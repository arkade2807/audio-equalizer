==> flow/design.v <==
module PDM(
		input clk,
		input rst_n,
		input [15:0] duty,
		output reg PDM,
		output reg PDM_n
		);
	logic [15:0] duty_q, B;
	logic A_gt_B;
	assign A_gt_B = duty_q >= B;
	always_ff @(posedge clk, negedge rst_n) 
		if(!rst_n)
			duty_q <= 0;
		else
			duty_q <= duty;
	always_ff @(posedge clk, negedge rst_n) 
		if(!rst_n)
			B <= 0;
		else
			B <= B + ((A_gt_B ? 16'hffff : 16'h0000) - duty_q);
	always_ff @(posedge clk, negedge rst_n) 
		if(!rst_n)
		begin
			PDM <= 1'b0;
			PDM_n <= 1'b1;
		end
		else
		begin
			PDM <= A_gt_B;
			PDM_n <= ~A_gt_B;
		end
endmodule
module spkr_drv(clk,rst_n,vld,lft_chnnl,rght_chnnl,lft_PDM,
                rght_PDM,lft_PDM_n,rght_PDM_n);
  input clk, rst_n;
  input vld;			 
  input signed [15:0] lft_chnnl;
  input signed [15:0] rght_chnnl;
  output lft_PDM;
  output rght_PDM;
  output lft_PDM_n;
  output rght_PDM_n;
  reg signed [15:0] lft_reg, rght_reg;
  always_ff @(posedge clk, negedge rst_n)
    if (!rst_n) begin
	  lft_reg <= 16'h0000;
	  rght_reg <= 16'h0000;
	end else if (vld) begin
	  lft_reg <= lft_chnnl ^ 16'h8000;		 
	  rght_reg <= rght_chnnl ^ 16'h8000;	 
	end
  PDM iLft(.clk(clk),.rst_n(rst_n),.duty(lft_reg),.PDM(lft_PDM),.PDM_n(lft_PDM_n));
  PDM iRght(.clk(clk),.rst_n(rst_n),.duty(rght_reg),.PDM(rght_PDM),.PDM_n(rght_PDM_n));
endmodule
# == From RTL to reports: spkr_drv ==
# What the tools print for spkr_drv, step after step.
# Line numbers count from 1 in the design file above.
# Library cell names are shortened.
# A cell with - has no value.
# setup
design,spkr_drv
clock_port,clk
lib,sky130hd
corner,tt_025C_1v80

# == Elaborated design ==
# Source: Yosys, flattened and elaborated, memories not mapped. Widths are those after wreduce; folded enables and synchronous resets count as part of the registers. Registers that Yosys merges into a memory's read port (data or address) are not register bits. Print and check cells do not count. Equal cells are merged and count once.
# classes
n_addsub,4
compare,2
muxes,2
bitwise,4
# op_table
operator,n
16-bit adder,2
16-bit subtractor,2
16-bit greater-or-equal comparator,2
16-bit two-way mux,2
1-bit inverter,4
# bits
register_bits,100
out_inout_bits,4
elab_cells,22

# == Longest topological paths ==
# Yosys ltp: most cells in a row. Word level: on the elaborated netlist, between registers, memories and ports. Mapped: between sequential cells and ports; inverters and the memories' decode and read muxes count.
# depth
word_depth,4
ABC_AREA,1
mapped_depth,22
mapped_depth_nobuf,22

# == Synthesis result ==
# The flow's flattened synthesis, as Yosys stat reports it; memories are mapped. The netlist is that of the ABC_AREA named above (0 if unset); the other value can give another one.
# types
cell,n,type_area_um2
dfrtp_1,98,2.45E+03
ha_1,64,800.768
nand2_1,183,686.909
fa_1,30,600.576
inv_1,93,349.085
a21oi_1,36,180.173
xor2_1,14,122.618
xnor2_1,12,105.101
nor2_1,26,97.594
nand3_1,19,95.091
o21ai_0,11,55.053
dfstp_2,2,52.55
nand2_2,6,37.536
a21oi_4,2,32.531
o21ai_4,2,32.531
a21o_1,4,30.029
a221oi_2,2,30.029
nand3b_1,4,30.029
# Not listed: further types 17, cells in them 35.
# mapped
cells,643
mapped_area_um2,6013.3
ffs,100
buf_cells,6

# == Worst setup path after synthesis ==
# OpenSTA on the mapped netlist: ideal clock, no wires. The path of least setup slack (recovery checks aside). Input and output delay are each 20% of the period. Register names are those of the netlist, which keeps one name where synthesis merged equal registers.
# synth_timing
path_kind,reg2reg
from,register iLft.B[15]
to,register iLft.B[10]
tclk_ns,4.58
setup_time_ns,0.080
launch_ns,0.000
t_arrival_ns,3.076
slack_ns,1.424
delay_ns,3.156
stages,15
path_buffers,0
synth_period_reached_ns,3.156
# "delay_ns" is the arrival time less input delay plus setup time.
# "stages" counts driving pins, that of a launching flip-flop among them; a cell with two outputs on the path counts twice.
# "synth_period_reached_ns" = period - worst setup slack (recovery checks aside). The figure is calculated, with input and output delays left at 20% of the set period.
# Between the ends stands the longest chain of elaborated cells between them, by number of cells; it is not shown to be the way that was timed. Of several equally long chains one is given.
# A line is the first line of the expression or statement that the cell stems from. Yosys adds cells for indexed reads and writes and turns some case tables into memories.
# synth_between
cell_sequence,dfrtp_1 > inv_1 > ha_1 > nand2_1 > nor4_1 > nand2_1 > nand2_2 > fa_1 > fa_1 > nand3_1 > nand2_1 > a21boi_2 > nor2_1 > o21ai_1 > xnor2_1
elab_chain_cells,4
cells_between,4
cone_classes,2 x add/sub; 1 x compare; 1 x mux
# synth_rtl
item,line_no,text
from (decl),8,"logic [15:0] duty_q, B;"
from (assign),18,B <= 0;
from (assign),20,B <= B + ((A_gt_B ? 16'hffff : 16'h0000) - duty_q);
16-bit greater-or-equal comparator,10,assign A_gt_B = duty_q >= B;
16-bit two-way mux,20,
16-bit subtractor,20,
16-bit adder,20,
to (assign),18,
to (assign),20,
to (decl),8,
# Nets of the timed path that keep an RTL name, with a line that drives or declares them; the list need not be complete.
# synth_nets
net,line_no
iLft.A_gt_B,10

# == Worst path after layout ==
# From the final timing report of flow run 1: the path of least setup slack in the routed layout; clock arrival at registers is part of the times.
# layout_timing
path_kind,reg2reg
from,register iLft.B[14]
to,register iLft.B[10]
tclk_ns,4.23
setup_time_ns,0.07
launch_ns,0.35
t_arrival_ns,4.05
slack_ns,0.46
stages,15
path_buffers,0
# Between the ends stands the longest chain of elaborated cells between them, by number of cells; it is not shown to be the way that was timed. Of several equally long chains one is given.
# layout_between
cell_sequence,dfrtp_1 > inv_1 > ha_1 > nand2_1 > nor4_1 > nand2_1 > nand2_2 > fa_1 > fa_1 > nand3_1 > nand2_1 > a21boi_2 > nor2_1 > o21ai_1 > xnor2_1
elab_chain_cells,4
cells_between,4
cone_classes,2 x add/sub; 1 x compare; 1 x mux
# layout_rtl
item,line_no,text
from (decl),8,"logic [15:0] duty_q, B;"
from (assign),18,B <= 0;
from (assign),20,B <= B + ((A_gt_B ? 16'hffff : 16'h0000) - duty_q);
16-bit greater-or-equal comparator,10,assign A_gt_B = duty_q >= B;
16-bit two-way mux,20,
16-bit subtractor,20,
16-bit adder,20,
to (assign),18,
to (assign),20,
to (decl),8,
# Nets of the timed path that keep an RTL name, with a line that drives or declares them; the list need not be complete.
# layout_nets
net,line_no
iLft.A_gt_B,10

# 2 stored runs of spkr_drv in the flow (synthesis by Yosys, layout by OpenROAD, sky130hd cells), in arbitrary order. Constraints: input delay and output delay 20% of the set period each, output load 0.01 pF.
# By "period_reached_ns" is meant the clock period of the run minus its worst setup slack. This is arithmetic on one report: input and output delays are still those of the set period (20% each).
# By "worst_setup_path_time_ns" is meant the share of the clock period that the worst setup path is allowed (20% is reserved at inputs, 20% at outputs), minus its slack. Clock arrival times at its registers enter into it.
# Settings: . = not set for that run.
run name,period_ns,CORE_UTILIZATION,PLACE_DENSITY_LB_ADDON,CORE_MARGIN,ABC_AREA,GPL_ROUTABILITY_DRIVEN,SLEW_MARGIN,MIN_ROUTING_LAYER,CAP_MARGIN,GPL_TIMING_DRIVEN,final_stdcell_area_um2,total_negative_slack_ns,final_setup_ws_ns,yosys.chip_area_um2,worst_setup_path_time_ns,path_kind,util_pct,period_reached_ns,dieArea_um2
flow run 1,4.23,30,0.25,4,1,1,5,met1,20,.,7033.0,0.000,0.457,6013.3,3.77,reg2reg,35.9,3.773,22372.7
flow run 2,3.16,48,0.05,8,0,0,20,met1,20,0,7611.1,-11.074,-0.652,5713.0,3.81,reg2reg,64.4,3.812,15648.8
