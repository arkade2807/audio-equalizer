==> flow/design.v <==
module UART(clk,rst_n,RX,TX,rx_rdy,clr_rx_rdy,rx_data,trmt,tx_data,tx_done);
input clk,rst_n;
input RX,trmt;
input clr_rx_rdy;
input [7:0] tx_data;
output TX,rx_rdy,tx_done;
output [7:0] rx_data;
typedef enum reg {IDLE, RX_STATE} state_t;
state_t state, nxt_state;
reg [8:0] A001;
reg [3:0] A002;
reg [8:0] A003;
reg A004;
reg B001, B002;
reg A005,A006;
reg [8:0] A007;
reg [3:0] A008;
reg [8:0] A009;
reg tx_done;
reg A010, A011;
wire A012;
wire A013;
logic A014, A015, A016;
localparam IDLE_tx = 1'b0;
localparam TX_STATE = 1'b1;
always @(posedge clk or negedge rst_n)
  if (!rst_n)
    A005 <= IDLE_tx;
  else
    A005 <= A006;
always @(posedge clk or negedge rst_n)
  if (!rst_n)
    A008 <= 4'b0000;
  else if (A010)
    A008 <= 4'b0000;
  else if (A012)
    A008 <= A008+1;
always @(posedge clk or negedge rst_n)
  if (!rst_n)
    A009 <= 434;
  else if (A010 || A012)
    A009 <= 434;
  else if (A011)
    A009 <= A009-1;
always @(posedge clk or negedge rst_n)
  if (!rst_n)
    A007 <= 9'h1FF;
  else if (A010)
    A007 <= {tx_data,1'b0};
  else if (A012)
    A007 <= {1'b1,A007[8:1]};
always @(posedge clk or negedge rst_n)
  if (!rst_n)
    tx_done <= 1'b0;
  else if (trmt)
    tx_done <= 1'b0;
  else if (A008==4'b1010)
    tx_done <= 1'b1;
always @(*)
  begin
    A010         = 0;
    A011 = 0;
    A006    = IDLE_tx;
    case (A005)
      IDLE_tx : begin
        if (trmt)
          begin
            A006 = TX_STATE;
            A010 = 1;
          end
        else A006 = IDLE_tx;
      end
      default : begin
        if (A008==4'b1010)
          A006 = IDLE_tx;
        else
          A006 = TX_STATE;
        A011 = 1;
      end
    endcase
  end
assign A012 = ~|A009;
assign TX = A007[0];
always_ff @(posedge clk or negedge rst_n)
  if (!rst_n)
    state <= IDLE;
  else
    state <= nxt_state;
always_ff @(posedge clk or negedge rst_n)
  if (!rst_n)
    A002 <= 4'b0000;
  else if (A014)
    A002 <= 4'b0000;
  else if (A013)
    A002 <= A002+1;
always_ff @(posedge clk or negedge rst_n)
  if (!rst_n)
    A003 <= 217;
  else if (A014)
    A003 <= 217;
  else if (A013)
    A003 <= 434;
  else if (A016)
    A003 <= A003-1;
always_ff @(posedge clk)
  if (A013)
    A001 <= {B002,A001[8:1]};
always @(posedge clk or negedge rst_n)
  if (!rst_n)
    A004 <= 1'b0;
  else if (A014 || clr_rx_rdy)
    A004 <= 1'b0;
  else if (A015)
    A004 <= 1'b1;
	assign rx_rdy = A004;
always_ff @(posedge clk or negedge rst_n)
  if (!rst_n)
    begin
      B001 <= 1'b1;
      B002 <= 1'b1;
    end
  else
    begin
      B001 <= RX;
      B002 <= B001;
    end
always_comb
  begin
    A014         = 0;
    A015    	  = 0;
    A016     = 0;
    nxt_state     = IDLE;
    case (state)
      IDLE : begin
        if (!B002)
          begin
            nxt_state = RX_STATE;
            A014 = 1;
          end
        else nxt_state = IDLE;
      end
      default : begin
        if (A002==4'b1010)
          begin
            A015 = 1;
            nxt_state = IDLE;
          end
        else
          nxt_state = RX_STATE;
        A016 = 1;
      end
    endcase
  end
assign A013 = ~|A003;
assign rx_data = A001[7:0];
endmodule
# ---- Reports on UART
# Tool output for the design above, in the order of the flow.
# Line numbers count from 1 in the design file above.
# Operators carry their Yosys type and port widths (W data, S select, Z words).
# Library cell names are shortened.
# The mark - stands for no value.
dict set report design {
  design {UART}
  clock_port {clk}
  library {sky130hd}
  pvt_corner {tt_025C_1v80}
}

# ---- Word level
# Yosys after proc, flatten, opt, wreduce and memory -nomap, before mapping. Memory bits, and registers merged into a memory's read port (data or address), are not among the register bits. Print and check cells are not counted. Equal cells are merged and count once.
dict set report word_totals {
  ff_bits 50
  input_bits 13
  out_inout_bits 11
  wordCells 54
}
dict set report op_classes {
  addsub 4
  equal 5
  mux 25
  reduce_and_logical 8
}
# cell n
set ops {}
lappend ops {{$mux W9} 7}
lappend ops {{$sub A9 B1 Y9 const B} 2}
lappend ops {{$reduce_or A9 Y1} 2}
lappend ops {{$mux W4} 4}
lappend ops {{$mux W1} 14}
lappend ops {{$add A4 B1 Y4 const B} 2}
lappend ops {{$eq A4 B4 Y1 const B} 2}
lappend ops {{$reduce_bool A2 Y1} 3}
lappend ops {{$ne A2 B1 Y1 const B} 2}
lappend ops {{$ne A3 B2 Y1 const B} 1}
lappend ops {{$logic_or A1 B1 Y1} 2}
lappend ops {{$logic_not A1 Y1} 1}

# ---- Depth
# Depth = most cells in a row (Yosys ltp): at word level without a register or memory, in the mapped netlist without a sequential cell, where the memories' decode and read muxes count.
dict set report depth {
  word_depth 5
  ABC_AREA 0
  depth_mapped 7
  ltp_nobuf 7
}

# ---- Netlist
# Source: synth_stat.txt of the flow (Yosys; design flattened, memories mapped). It holds for the ABC_AREA given above (unset counts as 0); a run with the other value may have another netlist.
# Totals and module areas in this step are rounded.
# type n type_area_um2
set types {}
lappend types {dfstp_2 21 551.779}
lappend types {dfrtp_1 20 500.48}
lappend types {edfxtp_1 9 270.259}
lappend types {nand2_1 33 123.869}
lappend types {nor2_1 30 112.608}
lappend types {ha_1 6 75.072}
lappend types {a21oi_1 12 60.058}
lappend types {buf_4 8 60.058}
lappend types {a31oi_1 9 56.304}
lappend types {o21ai_0 9 45.043}
lappend types {nand3_1 7 35.034}
lappend types {xnor2_1 4 35.034}
lappend types {xor2_1 4 35.034}
lappend types {inv_1 9 33.782}
lappend types {and3_1 4 25.024}
lappend types {nand2b_1 4 25.024}
lappend types {nand4_1 4 25.024}
lappend types {nor3_1 5 25.024}
# Other cell types: 26; their cells: 43.
dict set report synth_totals {
  mapped_cells 241
  mapped_area_mm2 0.00242
  seq_area_mm2 0.001323
  ff_cells 50
  buffers 17
}

# ---- Path before layout
# Source: OpenSTA report_checks on the synthesized netlist (no wires, ideal clock, input and output delay 20% of the period each), path of least setup slack; recovery checks are left aside. Register names are those of the netlist, which keeps one name where synthesis merged equal registers.
dict set report synth_path {
  kind {flip-flop to flip-flop}
  startpoint {register A003[0]}
  endpoint {register A003[5]}
  tclk_ns 1.95
  setup_time_ns 0.145
  launch_ns 0.000
  arrival_time_ns 1.834
  required_time_ns 1.805
  setup_slack_ns -0.029
  delay_ns 1.979
  driving_pins 8
  n_path_buf 0
  period_less_setup_slack_ns 1.979
}
# "delay_ns" is the arrival time less input delay plus setup time.
# "driving_pins": output pins that drive a net of the path, with the launching flip-flop's if there is one; two outputs of one cell count as two.
# "period_less_setup_slack_ns" is the clock period less the worst setup slack; recovery checks do not enter. This is arithmetic on one report: input and output delays are still those of the set period (20% each).
# The rows between start and end are the longest chain of elaborated cells between them; the timing report does not say that the signal goes this way. Where chains are equally long, one stands for them.
# A line is the first line of the expression or statement that the cell stems from. Yosys adds cells for indexed reads and writes and turns some case tables into memories.
# A register here has more assigning lines than the two given.
dict set report synth_via {
  cell_sequence {dfstp_2 -> inv_1 -> ha_1 -> nor2b_1 -> nand3_4 -> clkinv_1 -> nor4_1 -> a311oi_1}
  elab_chain_cells 4
  cone_cells 6
  cone_lines 5
  cone_classes {add/sub (1); eq/ne (1); mux (3); reduce/logical (1)}
}
# item line_no
set synth_rtl {}
lappend synth_rtl {{from (decl)} 12} ;# reg [8:0] A003;
lappend synth_rtl {{from (assign)} 98} ;# A003 <= 217;
lappend synth_rtl {{from (assign)} 104} ;# A003 <= A003-1;
lappend synth_rtl {{$sub A9 B1 Y9} 104}
lappend synth_rtl {{$mux W9} 103} ;# else if (A016)
lappend synth_rtl {{$mux W9} 101} ;# else if (A013)
lappend synth_rtl {{$mux W9} 99} ;# else if (A014)
lappend synth_rtl {{to (assign)} 98}
lappend synth_rtl {{to (assign)} 104}
lappend synth_rtl {{to (decl)} 12}

# ---- Worst path after layout
# From the final timing report of record 1: the path of least setup slack in the routed layout; clock arrival at registers is part of the times.
dict set report layout_path {
  kind {flip-flop to flip-flop}
  startpoint {register A003[1]}
  endpoint {register A002[3]}
  tclk_ns 2.34
  setup_time_ns 0.05
  launch_ns 0.31
  arrival_time_ns 2.16
  required_time_ns 2.59
  setup_slack_ns 0.43
  driving_pins 7
  n_path_buf 0
}
# The rows between start and end are the longest chain of elaborated cells between them; the timing report does not say that the signal goes this way. Where chains are equally long, one stands for them.
# A register here has more assigning lines than the two given.
dict set report layout_via {
  cell_sequence {dfrtp_1 -> inv_1 -> ha_1 -> nor2b_1 -> nand3_4 -> or4_1 -> nand2_1}
  elab_chain_cells 3
  cone_cells 4
  cone_lines 3
  cone_classes {eq/ne (1); mux (2); reduce/logical (1)}
}
# item line_no
set layout_rtl {}
lappend layout_rtl {{from (decl)} 12} ;# reg [8:0] A003;
lappend layout_rtl {{from (assign)} 98} ;# A003 <= 217;
lappend layout_rtl {{from (assign)} 104} ;# A003 <= A003-1;
lappend layout_rtl {{$reduce_or A9 Y1} 154} ;# assign A013 = ~|A003;
lappend layout_rtl {{$mux W4} 94} ;# else if (A013)
lappend layout_rtl {{$mux W4} 92} ;# else if (A014)
lappend layout_rtl {{to (assign)} 91} ;# A002 <= 4'b0000;
lappend layout_rtl {{to (assign)} 95} ;# A002 <= A002+1;
lappend layout_rtl {{to (decl)} 11} ;# reg [3:0] A002;

# Top module UART; platform sky130hd; tools Yosys and OpenROAD; 2 stored runs in no particular order. Input and output delays are each 20% of the period that was set; the output load is 0.01 pF.
# "timing.achieved_period_ns" = clock period - worst setup slack. The figure is calculated, with input and output delays left at 20% of the set period.
# "critical_path_time_ns" means the part of the period allowed to the worst setup path (the constraints hold back 20% at inputs and 20% at outputs) less its slack; where the path has registers, the arrival times of their clocks count too.
# "power_mw" rests on the timing tool's default activity at the inputs, not on a simulated workload.
# Values from the reports are rounded here.
run="record 1" settings period_ns=2.34 CORE_UTILIZATION=57 CAP_MARGIN=20 CORE_MARGIN=2 SLEW_MARGIN=20
run="record 1" results power_mw=2.262 tns_setup_ns=0.000 synth_chip_area_mm2=0.00242 total_die_area_mm2=0.004782 timing.achieved_period_ns=1.908 layout_utilization_pct=68.0 ws_setup_ns=0.432 critical_path_time_ns=1.91 worstPathKind="flip-flop to flip-flop" layout_stdcell_area_mm2=0.002738
run="record 2" settings period_ns=1.91 CORE_UTILIZATION=31 SETUP_SLACK_MARGIN=0.57 CELL_PAD_IN_SITES_GLOBAL_PLACEMENT=1 CELL_PAD_IN_SITES_DETAIL_PLACEMENT=1 TNS_END_PERCENT=70 CTS_CLUSTER_DIAMETER=258 CAP_MARGIN=25 SLEW_MARGIN=30 MAX_ROUTING_LAYER="met5" CORE_MARGIN=2
run="record 2" results power_mw=2.965 total_die_area_mm2=0.008529 timing.achieved_period_ns=1.577 ws_setup_ns=0.333 tns_setup_ns=0.000 layout_stdcell_area_mm2=0.003251 layout_utilization_pct=42.5 critical_path_time_ns=1.58 worstPathKind="flip-flop to flip-flop" synth_chip_area_mm2=0.00242
