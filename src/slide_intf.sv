==> flow/design.v <==
module A2D_intf(
		input clk,
		input rst_n,
		input strt_cnv,
		input [2:0] chnnl,
		input MISO,
		output MOSI,
		output SCLK,
		output SS_n,
		output reg cnv_cmplt,
		output [11:0] res
		);
	logic finish, snd, done;
	logic [15:0] cmd, resp;
	typedef enum logic [1:0] {IDLE, SETC, WAIT, RECV} state_t;
	state_t state, nxt_state;
	always_ff @(posedge clk, negedge rst_n)
		if(!rst_n)
			cnv_cmplt = 0;
		else if(strt_cnv)
			cnv_cmplt = 0;
		else if(finish)
			cnv_cmplt = 1;
	always_ff @(posedge clk, negedge rst_n)
		if(!rst_n)
			state = IDLE;
		else
			state = nxt_state;
	always_comb begin
		nxt_state = state;
		snd = 0;
		finish = 0;
		case(state)
			IDLE: if(strt_cnv) begin
				snd = 1;
				nxt_state = SETC;
			end
			SETC: if(done) nxt_state = WAIT;
			WAIT: nxt_state = RECV;
			RECV: if(done) begin
				finish = 1;
				nxt_state = IDLE;
			end
		endcase
	end
	SPI_mnrch spi_driver(.rst_n(rst_n), .clk(clk), .cmd(cmd), .snd(snd), .done(done), .resp(resp), .SS_n(SS_n), .SCLK(SCLK), .MOSI(MOSI), .MISO(MISO));
	assign res = resp[11:0];
	assign cmd = {2'b00, chnnl, 11'd0};
endmodule
module SPI_mnrch(
		input wire snd,
		input wire [15:0] cmd,
		input wire MISO,
		input wire clk,
		input wire rst_n,
		output reg done,
		output wire [15:0] resp,
		output reg SS_n,
		output wire SCLK,
		output wire MOSI
		);
	logic ld_SCLK, full, init, done16, set_done;
	logic [4:0] clk_counter;
	assign SCLK = clk_counter[4];
	assign full = &clk_counter;
	always_ff @(posedge clk)
		clk_counter <= ld_SCLK ? 5'b10111 : clk_counter + 1;
	logic [15:0] shift_reg;
	logic en_shift;
	assign en_shift = clk_counter == 5'b10001;
	assign resp = shift_reg;
	assign MOSI = shift_reg[15];
	always @(posedge clk, negedge rst_n)
		if(!rst_n)
			shift_reg <= 0;
		else if(init)
			shift_reg <= cmd;
		else if(en_shift)
			shift_reg <= {shift_reg[14:0], MISO}; 
	logic [4:0] bit_cntr;
	assign done16 = bit_cntr[4];
	always_ff @(posedge clk)
		if(init)
			bit_cntr <= 5'b00000;
		else if(en_shift)
			bit_cntr <= bit_cntr + 1;
	always @(posedge clk, negedge rst_n) begin 
		if(!rst_n) begin
			SS_n <= 1'b1;
			done <= 1'b0;
		end
		else begin if(init) begin
			SS_n <= 1'b0;
			done <= 1'b0;
		end else
		if(set_done) begin
			SS_n <= 1'b1;
			done <= 1'b1;
		end
		end
	end
	typedef enum logic [1:0] {IDLE, WAIT, DONE} state;
	state cur_state, next_state; 
	always_ff @(posedge clk, negedge rst_n)
		if(!rst_n) cur_state <= IDLE;
		else cur_state <= next_state;
	always_comb begin 
		init = 1'b0;
		set_done = 1'b0;
		ld_SCLK = 1'b0;
		next_state = cur_state;
		case (cur_state)
			IDLE: if(~snd) ld_SCLK = 1'b1;
			else begin
				ld_SCLK = 1'b1;
				init = 1'b1;
				next_state = WAIT;
			end
			WAIT: if(done16) next_state = DONE;
			DONE: if(full) begin
				set_done = 1'b1;
				ld_SCLK = 1'b1;
				next_state = IDLE;
			end
			default: next_state = IDLE;
		endcase
	end
endmodule
module slide_intf(
		input wire rst_n,
		input wire clk,
		input wire MISO,
		output wire MOSI,
		output wire SCLK,
		output wire SS_n,
		output reg[11:0] VOLUME,
		output reg[11:0] POT_LP,
		output reg[11:0] POT_B1,
		output reg[11:0] POT_B2,
		output reg[11:0] POT_B3,
		output reg[11:0] POT_HP
		);
	logic vo, lp, b1, b2, b3, hp;
	logic [2:0] chnnl, nxt_chnnl;
	logic [11:0] res;
	logic strt_cnv, cnv_cmplt;
	typedef enum logic [1:0]{IDLE, CONV1, CONV2} state_t;
	state_t state, nxt_state;
	A2D_intf a2d(.strt_cnv(strt_cnv), .clk(clk), .rst_n(rst_n), .chnnl(chnnl), .cnv_cmplt(cnv_cmplt), .res(res), .SS_n(SS_n), .SCLK(SCLK), .MOSI(MOSI), .MISO(MISO));
	always_ff @(posedge clk, negedge rst_n)
		if(!rst_n) begin
			VOLUME <= 0;
			POT_LP <= 0;
			POT_B1 <= 0;
			POT_B2 <= 0;
			POT_B3 <= 0;
			POT_HP <= 0;
		end
		else if(vo) VOLUME <= res;
		else if(lp) POT_LP <= res;
		else if(b1) POT_B1 <= res;
		else if(b2) POT_B2 <= res;
		else if(b3) POT_B3 <= res;
		else if(hp) POT_HP <= res;
	always_ff @(posedge clk, negedge rst_n)
		if(!rst_n)begin
			state <= IDLE;
			chnnl <= 3'b111;
		end
		else begin
			state <= nxt_state;
			chnnl <= nxt_chnnl;
		end
	always_comb begin
		vo = 0;
		lp = 0;
		b1 = 0;
		b2 = 0;
		b3 = 0;
		hp = 0;
		nxt_state = state;
		nxt_chnnl = chnnl;
		strt_cnv = 0;
		case(state)
			IDLE: begin  
				strt_cnv = 1;
				nxt_state = CONV1;
			end
			CONV1: if(cnv_cmplt)begin  
				nxt_state = CONV2;
				strt_cnv = 1;
			end
			CONV2: if(cnv_cmplt)begin  
				nxt_chnnl = chnnl == 3'b100 ? 3'b111 : chnnl + 1; 
				nxt_state = IDLE;
				vo = chnnl == 3'b111;
				lp = chnnl == 3'b001;
				b1 = chnnl == 3'b000;
				b2 = chnnl == 3'b100;
				b3 = chnnl == 3'b010;
				hp = chnnl == 3'b011;
			end
		endcase	
	end
endmodule
* Tool chain data of slide_intf *
What the tools print for slide_intf, step after step.
Line numbers count from 1 in the design file above.
Library cell names are shortened.
The mark -- stands for no value.

inputs
  design top = slide_intf
  clock port = clk
  cell library = sky130hd
  library corner = tt_025C_1v80

* Word level *
Yosys after proc, flatten, opt, wreduce and memory -nomap, before mapping. Memory bits, and registers merged into a memory's read port (data or address), are not among the register bits. Print and check cells are not counted.

word-level totals
  flip-flop bits (word level) = 110
  input bits = 3
  output and inout bits = 75
  cells after elaboration = 106

operators by class
  add/sub/neg operators = 3
  equality and inequality tests = 21
  muxes and demuxes = 41
  bitwise logic cells = 5
  reduce/logical cells = 20

operator list
  cell                                    number
  two-way mux 16 bit                      2
  two-way mux 1 bit                       23
  two-way mux 2 bit                       8
  AND reduction 3 bit                     4
  parallel mux 2 bit (select 3 bit)       2
  != test 2 bit with constant B           5
  adder 5 x 1 -> 5 bit with constant B    2
  AND reduction 5 bit                     2
  == test 2 bit with constant B           4
  parallel mux 2 bit (select 4 bit)       1
  parallel mux 1 bit (select 2 bit)       4
  == test 2 x 1 -> 1 bit with constant B  3
  != test 2 x 1 -> 1 bit with constant B  3
  logical NOT 2 bit                       3
  nonzero test 2 bit                      3
  == test 3 x 2 -> 1 bit with constant B  2
  == test 3 bit with constant B           2
  OR reduction 3 bit                      2
  AND reduction 6 bit                     1
  inverter 1 bit                          5
  == test 5 bit with constant B           1
  AND reduction 2 bit                     2
  AND reduction 4 bit                     1
  adder 3 x 1 -> 3 bit with constant B    1
  == test 3 x 1 -> 1 bit with constant B  1
  logical NOT 3 bit                       1
  nonzero test 3 bit                      1
  two-way mux 3 bit                       1

* Logic depth *
Depth = most cells in a row (Yosys ltp): at word level without a register or memory, in the mapped netlist without a sequential cell, where the memories' decode and read muxes count.

depth
  word-level depth = 7
  ABC_AREA = 0
  mapped depth = 7
  gate-level depth less buffers = 6

* After synthesis *
The flow's flattened synthesis, as Yosys stat reports it; memories are mapped. The netlist is that of the ABC_AREA named above (0 if unset); the other value can give another one.
Totals and module areas in this step are rounded.

synthesis totals
  cells in the netlist = 333
  synthesis area = 4500 um2
  sequential area = 2800 um2
  flip-flops = 114
  buffers = 12

cells by type
  type       number  area in all (um2)
  dfrtp_1    97      2.43E+03
  mux2_2     61      686.909
  dfxtp_1    10      200.192
  dfstp_2    7       183.926
  nand2_1    42      157.651
  mux2_4     10      150.144
  ha_1       10      125.12
  a21oi_1    19      95.091
  o21ai_0    7       35.034
  xnor2_1    4       35.034
  inv_1      9       33.782
  nor2_1     9       33.782
  buf_2      6       30.029
  mux2i_1    3       30.029
  a2111oi_4  1       27.526
  a21o_1     3       22.522
  mux2_1     2       22.522
  nand4_1    3       18.768

Other cell types: 23; their cells: 30.
By module: a second synthesis without flattening, with its own total; a netlist apart from the flattened one above.

unflattened totals
  cell total of the unflattened synthesis = 359
  area total of the unflattened synthesis = 4800 um2

Each row is one instance without its submodules.

modules
  module      times used  cells  area (um2)  sequential area (um2)
  slide_intf  1           188    3200        2000
  SPI_mnrch   1           153    1400        730
  A2D_intf    1           18     200         130

* Timing after synthesis *
OpenSTA on the mapped netlist: ideal clock, no wires. The path of least setup slack (recovery checks aside). Input and output delay are each 20% of the period. Register names are those of the netlist, which keeps one name where synthesis merged equal registers.

path after synthesis
  path type = register to register
  start point = register chnnl[0]
  end point = register POT_HP[0]
  clock period = 2760 ps
  library setup time = 125 ps
  time at the first pin = 0 ps
  data arrival time = 1911 ps
  data required time = 2635 ps
  path slack = 724 ps
  delay of the path = 2036 ps
  stages = 8
  path buffers = 1
  synthesis period reached = 2036 ps

"delay of the path" = arrival - input delay + setup time.
"stages": output pins that drive a net of the path, with the launching flip-flop's if there is one; two outputs of one cell count as two.
"synthesis period reached" = period - worst setup slack (recovery checks aside). The figure is calculated, with input and output delays left at 20% of the set period.
Between the ends stands the longest chain of elaborated cells between them, by number of cells; it is not shown to be the way that was timed. Of several equally long chains one is given.
Each line given opens the expression or statement behind the cell; cells for indexed reads and writes are added by Yosys, which also makes memories of some case tables.

between the ends, after synthesis
  cells stage by stage = dfstp_2 > inv_1 > ha_1 > nand2_1 > nand2_4 > a2111oi_4 > buf_6 > mux2_4
  cells in the longest elaborated chain = 5
  elaborated cells between the ends (all ways) = 24
  those cells by class = eq/ne (5); mux (12); logic (5); reduce/logical (2)

ends and longest elaborated chain, after synthesis
  item                 RTL line  source
  start, declared      144       logic [2:0] chnnl, nxt_chnnl;
  start, assigned      168       chnnl <= 3'b111;
  start, assigned      172       chnnl <= nxt_chnnl;
  == test 3 bit        199       b2 = chnnl == 3'b100;
  two-way mux 1 bit    193       CONV2: if(cnv_cmplt)begin
  two-way mux 1 bit    184       case(state)
  inverter 1 bit       --
  AND reduction 6 bit  --
  end, assigned        157       POT_HP <= 0;
  end, assigned        164       else if(hp) POT_HP <= res;
  end, declared        141       output reg[11:0] POT_HP

* Worst path after layout *
From the final timing report of entry A: the path of least setup slack in the routed layout; clock arrival at registers is part of the times.
The path's times are printed in steps of 10 ps; the period is the one set.

path post-layout
  path type = register to register
  start point = register chnnl[1]
  end point = register POT_HP[8]
  clock period = 1820 ps
  library setup time = 110 ps
  time at the first pin = 410 ps
  data arrival time = 2270 ps
  data required time = 2110 ps
  path slack = -150 ps
  stages = 7
  path buffers = 1

Between the ends stands the longest chain of elaborated cells between them, by number of cells; it is not shown to be the way that was timed. Of several equally long chains one is given.

between the ends, post-layout
  cells stage by stage = dfstp_2 > ha_4 > ha_4 > nand2b_4 > a2111oi_4 > buf_12 > mux2_1
  cells in the longest elaborated chain = 5
  elaborated cells between the ends (all ways) = 24
  those cells by class = eq/ne (5); mux (12); logic (5); reduce/logical (2)

ends and longest elaborated chain, post-layout
  item                 RTL line  source
  start, declared      144       logic [2:0] chnnl, nxt_chnnl;
  start, assigned      168       chnnl <= 3'b111;
  start, assigned      172       chnnl <= nxt_chnnl;
  == test 3 bit        199       b2 = chnnl == 3'b100;
  two-way mux 1 bit    193       CONV2: if(cnv_cmplt)begin
  two-way mux 1 bit    184       case(state)
  inverter 1 bit       --
  AND reduction 6 bit  --
  end, assigned        157       POT_HP <= 0;
  end, assigned        164       else if(hp) POT_HP <= res;
  end, declared        141       output reg[11:0] POT_HP

Subject: slide_intf on sky130hd, stored results

Hello all,

Measured data: module slide_intf, platform sky130hd, 2 stored runs of the flow under differing settings, order arbitrary. Input and output delays are each 20% of the period that was set; the output load is 0.01 pF.
"achieved clock period" is the run's clock period less its worst setup slack. It is reckoned from that one timing run; input and output delays stay at 20% of the period that was set.
By "allowed time less slack (worst setup path)" is meant the share of the clock period that the worst setup path is allowed (20% is reserved at inputs, 20% at outputs), minus its slack. Clock arrival times at its registers enter into it.
"total design power" is the tool's figure for a default switching activity; nothing was simulated.
"allowed time less slack (worst setup path)" is given in steps of 10 ps.
Measured values are rounded.
Among the settings, n/a means not set for that run.

setting or result                                entry A               entry B
period_ns                                        1.82                  2.71
CAP_MARGIN                                       20                    20
CORE_MARGIN                                      2                     2
CORE_UTILIZATION                                 40                    37
SLEW_MARGIN                                      20                    20
PLACE_DENSITY_LB_ADDON                           n/a                   0.07
CELL_PAD_IN_SITES_GLOBAL_PLACEMENT               n/a                   0
TNS_END_PERCENT                                  n/a                   10
ABC_AREA                                         n/a                   1
GPL_TIMING_DRIVEN                                n/a                   0
MIN_ROUTING_LAYER                                n/a                   met2
full die area (um2)                              12000                 14000
achieved clock period (ps)                       1975                  2002
allowed time less slack (worst setup path) (ps)  1970                  1460
worst setup path type                            register to register  register to output
total design power (mW)                          6.5                   3.9
utilization of the finished layout (%)           62                    50
standard-cell area after routing (um2)           6700                  6300
setup total negative slack (ps)                  -2800                 0
chip area after synthesis (Yosys) (um2)          4500                  4700
worst slack on setup checks (ps)                 -150                  710

Thanks
